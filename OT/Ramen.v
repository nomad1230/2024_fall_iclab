==> flow/design.v <==
module Ramen(
    input clk, 
    input rst_n, 
    input in_valid,
    input selling,
    input portion, 
    input [1:0] ramen_type,
    output reg out_valid_order,
    output reg success,
    output reg out_valid_tot,
    output reg [27:0] sold_num,
    output reg [14:0] total_gain
);
parameter TONKOTSU = 0;
parameter TONKOTSU_SOY = 1;
parameter MISO = 2;
parameter MISO_SOY = 3;
parameter NOODLE_INIT = 12000;
parameter BROTH_INIT = 41000;
parameter TONKOTSU_SOUP_INIT =  9000;
parameter MISO_INIT = 1000;
parameter SOY_SAUSE_INIT = 1500;
parameter idle = 2'd0, sell = 2'd1, finish = 2'd2;
reg [1:0] cs, ns;
reg valid_cnt;
reg [13:0] noodle;
reg [15:0] broth;
reg [13:0] soup;
reg [9:0] miso;
reg [10:0] soy_sause;
reg [1:0] _ramen_type;
reg [13:0] subA0, subout0; 
reg [7:0] subB0;
reg [15:0] subA1, subout1;
reg [9:0] subB1;
reg [13:0] subA2, subout2;
reg [7:0] subB2;
reg [9:0] subA3, subout3;
reg [5:0] subB3;
reg [10:0] subA4, subout4;
reg [5:0] subB4;
always @(posedge clk or negedge rst_n) begin
    if (!rst_n) begin
        cs <= idle;
    end
    else
        cs <= ns;    
end
always @(*) begin
    case (cs)
        idle: ns = (selling)? sell : idle;
        sell: ns = (!selling)? finish : sell;
        finish: ns = idle;
        default: ns = idle;
    endcase
end
always @(*) begin
    subA0 = noodle;
    subB0 = (portion)? 8'd150 : 8'd100;
    subout0 = subA0 - subB0;
end
always @(*) begin
    subA1 = broth;
    case ({_ramen_type, portion})
        3'd0: subB1 = 10'd300;
        3'd1: subB1 = 10'd500;
        3'd2: subB1 = 10'd300;
        3'd3: subB1 = 10'd500;
        3'd4: subB1 = 10'd400;
        3'd5: subB1 = 10'd650;
        3'd6: subB1 = 10'd300;
        3'd7: subB1 = 10'd500;
        default: subB1 = 0;
    endcase
    subout1 = subA1 - subB1;
end
always @(*) begin
    subA2 = soup;
    case ({_ramen_type, portion})
        3'd0: subB2 = 8'd150;
        3'd1: subB2 = 8'd200;
        3'd2: subB2 = 8'd100;
        3'd3: subB2 = 8'd150;
        3'd4: subB2 = 8'd0;
        3'd5: subB2 = 8'd0;
        3'd6: subB2 = 8'd70;
        3'd7: subB2 = 8'd100;
        default: subB2 = 0;
    endcase
    subout2 = subA2 - subB2;
end
always @(*) begin
    subA3 = miso;
    case ({_ramen_type, portion})
        3'd0: subB3 = 6'd0;
        3'd1: subB3 = 6'd0;
        3'd2: subB3 = 6'd0;
        3'd3: subB3 = 6'd0;
        3'd4: subB3 = 6'd30;
        3'd5: subB3 = 6'd50;
        3'd6: subB3 = 6'd15;
        3'd7: subB3 = 6'd25;
        default: subB3 = 0;
    endcase
    subout3 = subA3 - subB3;
end
always @(*) begin
    subA4 = soy_sause;
    case ({_ramen_type, portion})
        3'd0: subB4 = 6'd0;
        3'd1: subB4 = 6'd0;
        3'd2: subB4 = 6'd30;
        3'd3: subB4 = 6'd50;
        3'd4: subB4 = 6'd0;
        3'd5: subB4 = 6'd0;
        3'd6: subB4 = 6'd15;
        3'd7: subB4 = 6'd25;
        default: subB4 = 0;
    endcase
    subout4 = subA4 - subB4;
end
reg finish_flag;
always @(posedge clk or negedge rst_n) begin
    if (!rst_n) begin
        out_valid_order <= 1'd0;
        success <= 1'd0;
        out_valid_tot <= 1'd0;
        sold_num <= 28'd0;
        total_gain <= 15'd0;
        noodle <= 14'd12000;
        broth <= 16'd41000;
        soup <= 14'd9000;
        miso <= 10'd1000;
        soy_sause <= 11'd1500;
        valid_cnt <= 1'd0;
        finish_flag <= 1'd0;
    end
    else begin
        case (cs)
            idle, sell: begin
                if(finish_flag) begin
                    finish_flag <= 1'd0;
                    out_valid_order <= 1'd0;
                    out_valid_tot <= 1'd0;
                    total_gain <= 15'd0;
                    sold_num <= 28'd0;
                end
                if(in_valid) begin
                    valid_cnt <= ~valid_cnt;
                    if (!valid_cnt) begin
                        out_valid_order <= 1'd0;
                        success <= 1'd0;
                        _ramen_type <= ramen_type;
                    end
                    else begin
                        if (noodle < subout0 || broth < subout1 || soup < subout2 || miso < subout3 || soy_sause < subout4) begin
                            out_valid_order <= 1'd1;
                            success <= 1'd0;
                        end
                        else begin
                            out_valid_order <= 1'd1;
                            success <= 1'd1;
                            noodle <= subout0;
                            broth <= subout1;
                            soup <= subout2;
                            miso <= subout3;
                            soy_sause <= subout4;
                            case (_ramen_type)
                                2'd0: sold_num[27:21] <= sold_num[27:21] + 1;
                                2'd1: sold_num[20:14] <= sold_num[20:14] + 1;
                                2'd2: sold_num[13:7] <= sold_num[13:7] + 1;
                                2'd3: sold_num[6:0] <= sold_num[6:0] + 1;
                                default: sold_num <= sold_num;
                            endcase
                        end
                    end
                end
                else begin
                    out_valid_order <= 1'd0;
                    success <= 1'd0;
                end
            end
            finish: begin
                out_valid_tot <= 1'd1;
                total_gain <= sold_num[27:21] * 8'd200 + sold_num[20:14] * 8'd250 + sold_num[13:7] * 8'd200 + sold_num[6:0] * 8'd250;
                noodle <= 14'd12000;
                broth <= 16'd41000;
                soup <= 14'd9000;
                miso <= 10'd1000;
                soy_sause <= 11'd1500;
                valid_cnt <= 1'd0;
                finish_flag <= 1'd1;
            end
            default: out_valid_tot <= 1'd0;
        endcase
    end
end
endmodule
# [From RTL to reports: Ramen]
# The steps from the RTL of Ramen to its reports follow in flow order.
# Line numbers count from 1 in the design file above.
# Operators: Yosys type, input widths -> output width; for muxes data width and select width s.
# Cell names lack the library's common part.
# Not given: -
[inputs] top="Ramen" clock="clk" library="sky130hd" lib_corner="tt_025C_1v80"

# [Word level]
# Yosys after proc, flatten, opt, wreduce and memory -nomap, before mapping. Memory bits, and registers merged into a memory's read port (data or address), are not among the register bits. Print and check cells are not counted.
# Memory sizes are those after Yosys's memory passes, which may raise the word count (mostly to a power of two), join words into wider ones and drop unused or constant bits.
[op_classes] addsub=12 div=0 muxes=56 compare=5 n_mul=4 bitwise=1 n_eq=9 n_reduce_logical=12 n_shift=0
[op_table] op="$mul 7x7->14 const B" count=2
[op_table] op="$mux 7" count=20
[op_table] op="$mul 7x5->12 const B" count=2
[op_table] op="$mux 14" count=6
[op_table] op="$pmux 14 s2" count=2
[op_table] op="$mux 16" count=3
[op_table] op="$add 15x15->15" count=3
[op_table] op="$mux 11" count=3
[op_table] op="$pmux 16 s2" count=1
[op_table] op="$pmux 15 s2" count=1
[op_table] op="$mux 10" count=3
[op_table] op="$lt 14x14->1" count=2
[op_table] op="$sub 14x8->14" count=2
[op_table] op="$add 7x1->7 const B" count=4
[op_table] op="$pmux 11 s2" count=1
[op_table] op="$pmux 10 s2" count=1
[op_table] op="$sub 16x10->16" count=1
[op_table] op="$lt 16x16->1" count=1
[op_table] op="$mux 15" count=1
[op_table] op="$lt 11x11->1" count=1
[op_table] op="$sub 11x6->11" count=1
[op_table] op="$lt 10x10->1" count=1
[op_table] op="$sub 10x6->10" count=1
[op_table] op="$ne 2x2->1 const B" count=4
[op_table] op="$reduce_and 4->1" count=2
[op_table] op="$mux 8" count=1
[op_table] op="$mux 1" count=8
[op_table] op="$eq 2x2->1 const B" count=3
# Not listed: further kinds 10, cells in them 18.
[word_totals] mem_bits_rw=0 register_bits=117 wordCells=120 clocked_rd_ports_x_width=0 latchBits=0 mem_bits_ro=224 n_memories=4 in_bits=7 output_inout_bits=46
[mem_list] memory="(name not given)" words=8 word_bits=9 rd=1 write_ports=0 line=64 source="case ({_ramen_type, portion})"
[mem_list] memory="(name not given)" words=8 word_bits=7 rd=1 write_ports=0 line=79 source="case ({_ramen_type, portion})"
[mem_list] memory="(name not given)" words=8 word_bits=6 rd=1 write_ports=0 line=109 source="case ({_ramen_type, portion})"
[mem_list] memory="(name not given)" words=8 word_bits=6 rd=1 write_ports=0 line=94 source="case ({_ramen_type, portion})"

# [Depth]
# Yosys ltp: most cells in a row. Word level: on the elaborated netlist, between registers, memories and ports. Mapped: between sequential cells and ports; inverters and the memories' decode and read muxes count.
[logic_depth] depth_word=11 abc_area=0 mapped_depth=26 depth_no_buf=26

# [Synthesis result]
# Source: synth_stat.txt of the flow (Yosys; design flattened, memories mapped). It holds for the ABC_AREA given above (unset counts as 0); a run with the other value may have another netlist.
# Totals and module areas in this step are rounded.
[by_type] type="ha_1" count=213 type_area_um2=2.67E+03
[by_type] type="dfrtp_1" count=82 type_area_um2=2.05E+03
[by_type] type="fa_1" count=66 type_area_um2=1.32E+03
[by_type] type="dfstp_2" count=30 type_area_um2=788.256
[by_type] type="inv_1" count=161 type_area_um2=604.33
[by_type] type="xnor2_1" count=51 type_area_um2=446.678
[by_type] type="a21oi_1" count=64 type_area_um2=320.307
[by_type] type="o21ai_0" count=54 type_area_um2=270.259
[by_type] type="xor2_1" count=29 type_area_um2=253.994
[by_type] type="nand2_1" count=63 type_area_um2=236.477
[by_type] type="o2bb2ai_1" count=27 type_area_um2=236.477
[by_type] type="a21o_1" count=28 type_area_um2=210.202
[by_type] type="nor3_1" count=42 type_area_um2=210.202
[by_type] type="nor2_1" count=51 type_area_um2=191.434
[by_type] type="a22o_1" count=18 type_area_um2=157.651
[by_type] type="a211oi_1" count=18 type_area_um2=135.13
[by_type] type="nand3_1" count=25 type_area_um2=125.12
[by_type] type="nor2b_1" count=17 type_area_um2=106.352
# Not listed: further types 53, cells in them 243.
[mapped] ffs=114 area_um2=12000 seq_area_um2=2900 cell_count=1282 buf_cells=35

# [Timing after synthesis]
# Source: OpenSTA report_checks on the synthesized netlist (no wires, ideal clock, input and output delay 20% of the period each), path of least setup slack; recovery checks are left aside. Register names are those of the netlist, which keeps one name where synthesis merged equal registers.
[synth_timing] kind="register to register" start="reg sold_num[14]" end="reg total_gain[14]" path_stages=27 setup_time_ps=141 delay_ps=6282 tclk_ps=7980 n_path_buf=0 arrival_time_ps=6141 path_slack_ps=1698 required_time_ps=7839 t_first_pin_ps=0 period_less_setup_slack_ps=6282
# "delay_ps" = arrival - input delay + setup time.
# "path_stages" counts driving pins, that of a launching flip-flop among them; a cell with two outputs on the path counts twice.
# "period_less_setup_slack_ps" = period - worst setup slack (recovery checks aside). The figure is calculated, with input and output delays left at 20% of the set period.
# The rows between start and end are the longest chain of elaborated cells between them; the timing report does not say that the signal goes this way. Where chains are equally long, one stands for them.
# A line is the first line of the expression or statement that the cell stems from. Yosys adds cells for indexed reads and writes and turns some case tables into memories.
# A register here has more assigning lines than the two given.
[synth_between] path_cell_list="dfrtp_1 > fa_1 > xor2_1 > ha_1 > inv_1 > fa_1 > fa_1 > inv_1 > ha_1 > inv_1 > o21ai_0 > a21oi_1 > o21bai_1 > a21oi_1 > o21bai_1 > a21oi_1 > xor2_1 > fa_1 > fa_1 > xor2_1 > xnor2_1 > xnor2_1 > xnor3_1 > xor2_1 > xnor2_1 > xnor2_1 > o21ai_0" elab_chain_len=5 cells_between=5 lines_between=2 cone_classes="3 x add/sub; 1 x mul; 1 x mux"
[synth_lines] item="start: declaration" line=11 source="output reg [27:0] sold_num,"
[synth_lines] item="start: assignment" line=170 source="2'd1: sold_num[20:14] <= sold_num[20:14] + 1;"
[synth_lines] item="start: assignment" line=173 source="default: sold_num <= sold_num;"
[synth_lines] item="$mul 7x7->14" line=185 source="total_gain <= sold_num[27:21] * 8'd200 + sold_num[20:14] * 8'd250 + sold_num[13:7] * 8'd200 + sold_num[6:0] * ..."
[synth_lines] item="$add 15x15->15 (3 in a row)" line=185
[synth_lines] item="$pmux 15 s2" line=139 source="case (cs)"
[synth_lines] item="end: assignment" line=145 source="total_gain <= 15'd0;"
[synth_lines] item="end: assignment" line=185
[synth_lines] item="end: declaration" line=12 source="output reg [14:0] total_gain"

# [Path in the finished layout]
# From the final timing report of flow run 1: the path of least setup slack in the routed layout; clock arrival at registers is part of the times.
# The path's times are printed in steps of 10 ps; the period is the one set.
[layout_timing] kind="register to register" start="reg sold_num[15]" end="reg total_gain[14]" path_slack_ps=1430 required_time_ps=8630 arrival_time_ps=7190 tclk_ps=8340 setup_time_ps=160 n_path_buf=0 t_first_pin_ps=440 path_stages=27
# The rows between start and end are the longest chain of elaborated cells between them; the timing report does not say that the signal goes this way. Where chains are equally long, one stands for them.
# A register here has more assigning lines than the two given.
[layout_between] path_cell_list="dfrtp_1 > fa_1 > xor2_1 > ha_1 > inv_1 > fa_1 > fa_1 > inv_1 > ha_1 > inv_1 > o21ai_0 > a21oi_1 > o21bai_1 > a21oi_1 > o21bai_1 > a21oi_1 > xor2_1 > fa_1 > fa_1 > xor2_1 > xnor2_1 > xnor2_1 > xnor3_1 > xor2_1 > xnor2_1 > xnor2_1 > o21ai_0" elab_chain_len=5 cells_between=5 lines_between=2 cone_classes="3 x add/sub; 1 x mul; 1 x mux"
[layout_lines] item="start: declaration" line=11 source="output reg [27:0] sold_num,"
[layout_lines] item="start: assignment" line=170 source="2'd1: sold_num[20:14] <= sold_num[20:14] + 1;"
[layout_lines] item="start: assignment" line=173 source="default: sold_num <= sold_num;"
[layout_lines] item="$mul 7x7->14" line=185 source="total_gain <= sold_num[27:21] * 8'd200 + sold_num[20:14] * 8'd250 + sold_num[13:7] * 8'd200 + sold_num[6:0] * ..."
[layout_lines] item="$add 15x15->15 (3 in a row)" line=185
[layout_lines] item="$pmux 15 s2" line=139 source="case (cs)"
[layout_lines] item="end: assignment" line=145 source="total_gain <= 15'd0;"
[layout_lines] item="end: assignment" line=185
[layout_lines] item="end: declaration" line=12 source="output reg [14:0] total_gain"

# Settings and measured results of 2 stored flow runs for module Ramen (sky130hd), not sorted in any way. The constraints put input and output delay at 20% of the set period each and load the outputs with 0.01 pF.
# By "period_reached_ps" is meant the clock period of the run minus its worst setup slack. This is arithmetic on one report: input and output delays are still those of the set period (20% each).
# By "timing.worst_path_ps" is meant the share of the clock period that the worst setup path is allowed (20% is reserved at inputs, 20% at outputs), minus its slack. Clock arrival times at its registers enter into it.
# "timing.worst_path_ps" is given in steps of 10 ps.
# Values from the reports are rounded here.
run="flow run 1" settings period_ns=8.34 CORE_UTILIZATION=25 SETUP_SLACK_MARGIN=0.84 PLACE_DENSITY_LB_ADDON=0.15 GPL_ROUTABILITY_DRIVEN=0 CTS_CLUSTER_SIZE=97 CTS_CLUSTER_DIAMETER=114 CAP_MARGIN=20 CORE_MARGIN=2 SLEW_MARGIN=20
run="flow run 1" results util_pct=29 finish.stdcell_area_um2=14000 fin_hold_ws_ps=480 die_footprint_um2=50000 yosys_chip_area_um2=12000 period_reached_ps=6905 setup_ws_ps=1400 timing.worst_path_ps=6910 critical_path_kind="register to register" setup_tns_ps=0
run="flow run 2" settings period_ns=9.29 CORE_UTILIZATION=42 SETUP_SLACK_MARGIN=1.43 PLACE_DENSITY_LB_ADDON=0.24 CORE_MARGIN=8 TNS_END_PERCENT=50 GPL_TIMING_DRIVEN=1 GPL_ROUTABILITY_DRIVEN=0 CTS_CLUSTER_DIAMETER=387 SLEW_MARGIN=25 MIN_ROUTING_LAYER="met2" CAP_MARGIN=20
run="flow run 2" results period_reached_ps=7248 setup_ws_ps=2000 util_pct=48 timing.worst_path_ps=5390 critical_path_kind="input to register" finish.stdcell_area_um2=14000 setup_tns_ps=0 yosys_chip_area_um2=12000 die_footprint_um2=35000 fin_hold_ws_ps=480
